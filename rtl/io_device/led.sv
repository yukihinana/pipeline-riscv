==> flow/design.v <==
module led (
    input i_clk,
    input i_reset,
    input i_wb_cycle,
    input i_wb_stb,
    input i_wb_we,
    input [31:0] i_wb_data,
    output o_wb_stall,
    output o_wb_ack,
    output reg [15:0] o_led_data
);
assign o_wb_ack = i_wb_cycle && i_wb_stb;
always @(posedge i_clk) begin
    if (i_reset) begin
        o_led_data <= 0;
    end
    else begin
        if (i_wb_cycle && i_wb_stb) begin
            if (i_wb_we) begin
                o_led_data <= i_wb_data;
            end
        end
    end
end
endmodule
# Reports on led
# What the tools print for led, step after step.
# Lines are those of the file above, counted from 1.
# Library cell names are shortened.
# The mark -- stands for no value.
[design]
design = "led"
clk_port = "i_clk"
lib = "sky130hd"
lib_corner = "tt_025C_1v80"

# Word level
# Source: Yosys, flattened and elaborated, memories not mapped. Widths are those after wreduce. Registers that Yosys merges into a memory's read port (data or address) are not register bits. Print and check cells do not count. Equal cells are merged and count once.
[word_totals]
reg_bits = 16
inputBits = 37
output_inout_bits = 18
wordCells = 3
[classes]
reduce_logical = 2
[ops]
columns = ["op", "count"]
rows = [
  ["AND reduction 2 bit", 1],
  ["logical AND 1 bit", 1],
]

# Logic depth
# Yosys ltp: most cells in a row. Word level: on the elaborated netlist, between registers, memories and ports. Mapped: between sequential cells and ports; inverters and the memories' decode and read muxes count.
[depth]
word_depth = 2
abc_area = 0
ltp_mapped = 4
ltp_nobuf = 2

# Netlist
# Source: synth_stat.txt of the flow (Yosys; design flattened, memories mapped). It holds for the ABC_AREA given above (unset counts as 0); a run with the other value may have another netlist.
# Totals and module areas in this step are rounded.
[types]
columns = ["type", "count", "area_total_um2"]
rows = [
  ["dfxtp_1", 16, 320.307],
  ["nand2b_1", 32, 200.192],
  ["mux2i_1", 16, 160.154],
  ["buf_12", 1, 20.019],
  ["buf_6", 1, 11.261],
  ["clkbuf_1", 3, 11.261],
  ["buf_4", 1, 7.507],
  ["and2_1", 1, 6.256],
  ["and3_1", 1, 6.256],
  ["conb_1", 1, 3.754],
]
[synth_totals]
mapped_cells = 73
area_um2 = 747
seq_area_um2 = 320
flip_flops = 16
buffers = 6

# Path before layout
# OpenSTA on the mapped netlist: ideal clock, no wires. The path of least setup slack (recovery checks aside). Input and output delay are each 20% of the period. Register names are those of the netlist, which keeps one name where synthesis merged equal registers.
[synth_path]
path_type = "in2reg"
start = "in i_wb_we"
end = "reg o_led_data[10]"
tclk_ps = 1140
in_delay_ps = 228
setup_time_ps = 118
launch_ps = 228
arrival_time_ps = 774
required_time_ps = 1022
setup_slack_ps = 248
delay_ps = 664
path_stages = 4
n_path_buf = 2
period_less_setup_slack_ps = 892
# "delay_ps" = arrival - input delay + setup time.
# "path_stages": output pins that drive a net of the path, with the launching flip-flop's if there is one; two outputs of one cell count as two.
# "period_less_setup_slack_ps" = period - worst setup slack (recovery checks aside). The figure is calculated, with input and output delays left at 20% of the set period.
# Between the ends stands the longest chain of elaborated cells between them, by number of cells; it is not shown to be the way that was timed. Of several equally long chains one is given.
# A line is the first line of the expression or statement that the cell stems from. Yosys adds cells for indexed reads and writes and turns some case tables into memories.
[synth_via]
path_cell_list = "and3_1 buf_6 buf_12 mux2i_1"
elab_chain_cells = 1
cells_between = 1
lines_between = 0
cone_classes = "1 x reduce/logical"
[synth_lines]
columns = ["element", "line_no", "source"]
rows = [
  ["from (decl)", 6, "input i_wb_we,"],
  ["AND reduction 2 bit", "--", ""],
  ["to (assign)", 15, "o_led_data <= 0;"],
  ["to (assign)", 20, "o_led_data <= i_wb_data;"],
  ["to (decl)", 10, "output reg [15:0] o_led_data"],
]

led through Yosys and OpenROAD on sky130hd: 2 stored runs, unordered, with their settings. The constraints put input and output delay at 20% of the set period each and load the outputs with 0.01 pF.

# run 1
==> flow/run.sh <==
#!/bin/bash
# the make line also repeats the synthesis and layout settings of config.mk as NAME=value (left out here)
make -C /OpenROAD-flow-scripts/flow DESIGN_CONFIG=/design/flow/config.mk WORK_HOME=/design/flow/orfs CLKGATE_MAP_FILE= finish
==> flow/config.mk <==
export PLATFORM = sky130hd
export DESIGN_NAME = led
export DESIGN_NICKNAME = led
export VERILOG_FILES = /design/flow/design.v
export SDC_FILE = /design/flow/constraint.sdc
export NUM_CORES = 4
export LEC_CHECK = 0
export ABC_AREA = 0
export CAP_MARGIN = 20
export CELL_PAD_IN_SITES_DETAIL_PLACEMENT = 0
export CORE_ASPECT_RATIO = 0.99
export CORE_MARGIN = 4
export CORE_UTILIZATION = 69
export CTS_CLUSTER_DIAMETER = 233
export HOLD_SLACK_MARGIN = -0.06
export MAX_ROUTING_LAYER = met5
export SETUP_SLACK_MARGIN = 0.2
export SLEW_MARGIN = 20
==> flow/constraint.sdc <==
create_clock -name core_clock -period 0.663 [get_ports {i_clk}]
set_input_delay 0.1326 -clock core_clock [delete_from_list [all_inputs] [get_ports {i_clk}]]
set_output_delay 0.1326 -clock core_clock [all_outputs]
set_load 0.01 [all_outputs]

==> run 1: results <==
outcome="no final report: placement broke off with GPL-0301"

# run 2
==> flow/run.sh <==
#!/bin/bash
# the make line also repeats the synthesis and layout settings of config.mk as NAME=value (left out here)
make -C /OpenROAD-flow-scripts/flow DESIGN_CONFIG=/design/flow/config.mk WORK_HOME=/design/flow/orfs CLKGATE_MAP_FILE= finish
==> flow/config.mk <==
export PLATFORM = sky130hd
export DESIGN_NAME = led
export DESIGN_NICKNAME = led
export VERILOG_FILES = /design/flow/design.v
export SDC_FILE = /design/flow/constraint.sdc
export NUM_CORES = 4
export LEC_CHECK = 0
export ABC_AREA = 0
export CAP_MARGIN = 20
export CELL_PAD_IN_SITES_DETAIL_PLACEMENT = 2
export CELL_PAD_IN_SITES_GLOBAL_PLACEMENT = 1
export CORE_MARGIN = 6
export CORE_UTILIZATION = 46
export GPL_TIMING_DRIVEN = 0
export MAX_ROUTING_LAYER = met4
export MIN_ROUTING_LAYER = met1
export SETUP_SLACK_MARGIN = -0.08
export SLEW_MARGIN = 20
==> flow/constraint.sdc <==
create_clock -name core_clock -period 0.972 [get_ports {i_clk}]
set_input_delay 0.1944 -clock core_clock [delete_from_list [all_inputs] [get_ports {i_clk}]]
set_output_delay 0.1944 -clock core_clock [all_outputs]
set_load 0.01 [all_outputs]

==> run 2: results <==
outcome="no final report: placement broke off with GPL-0301"
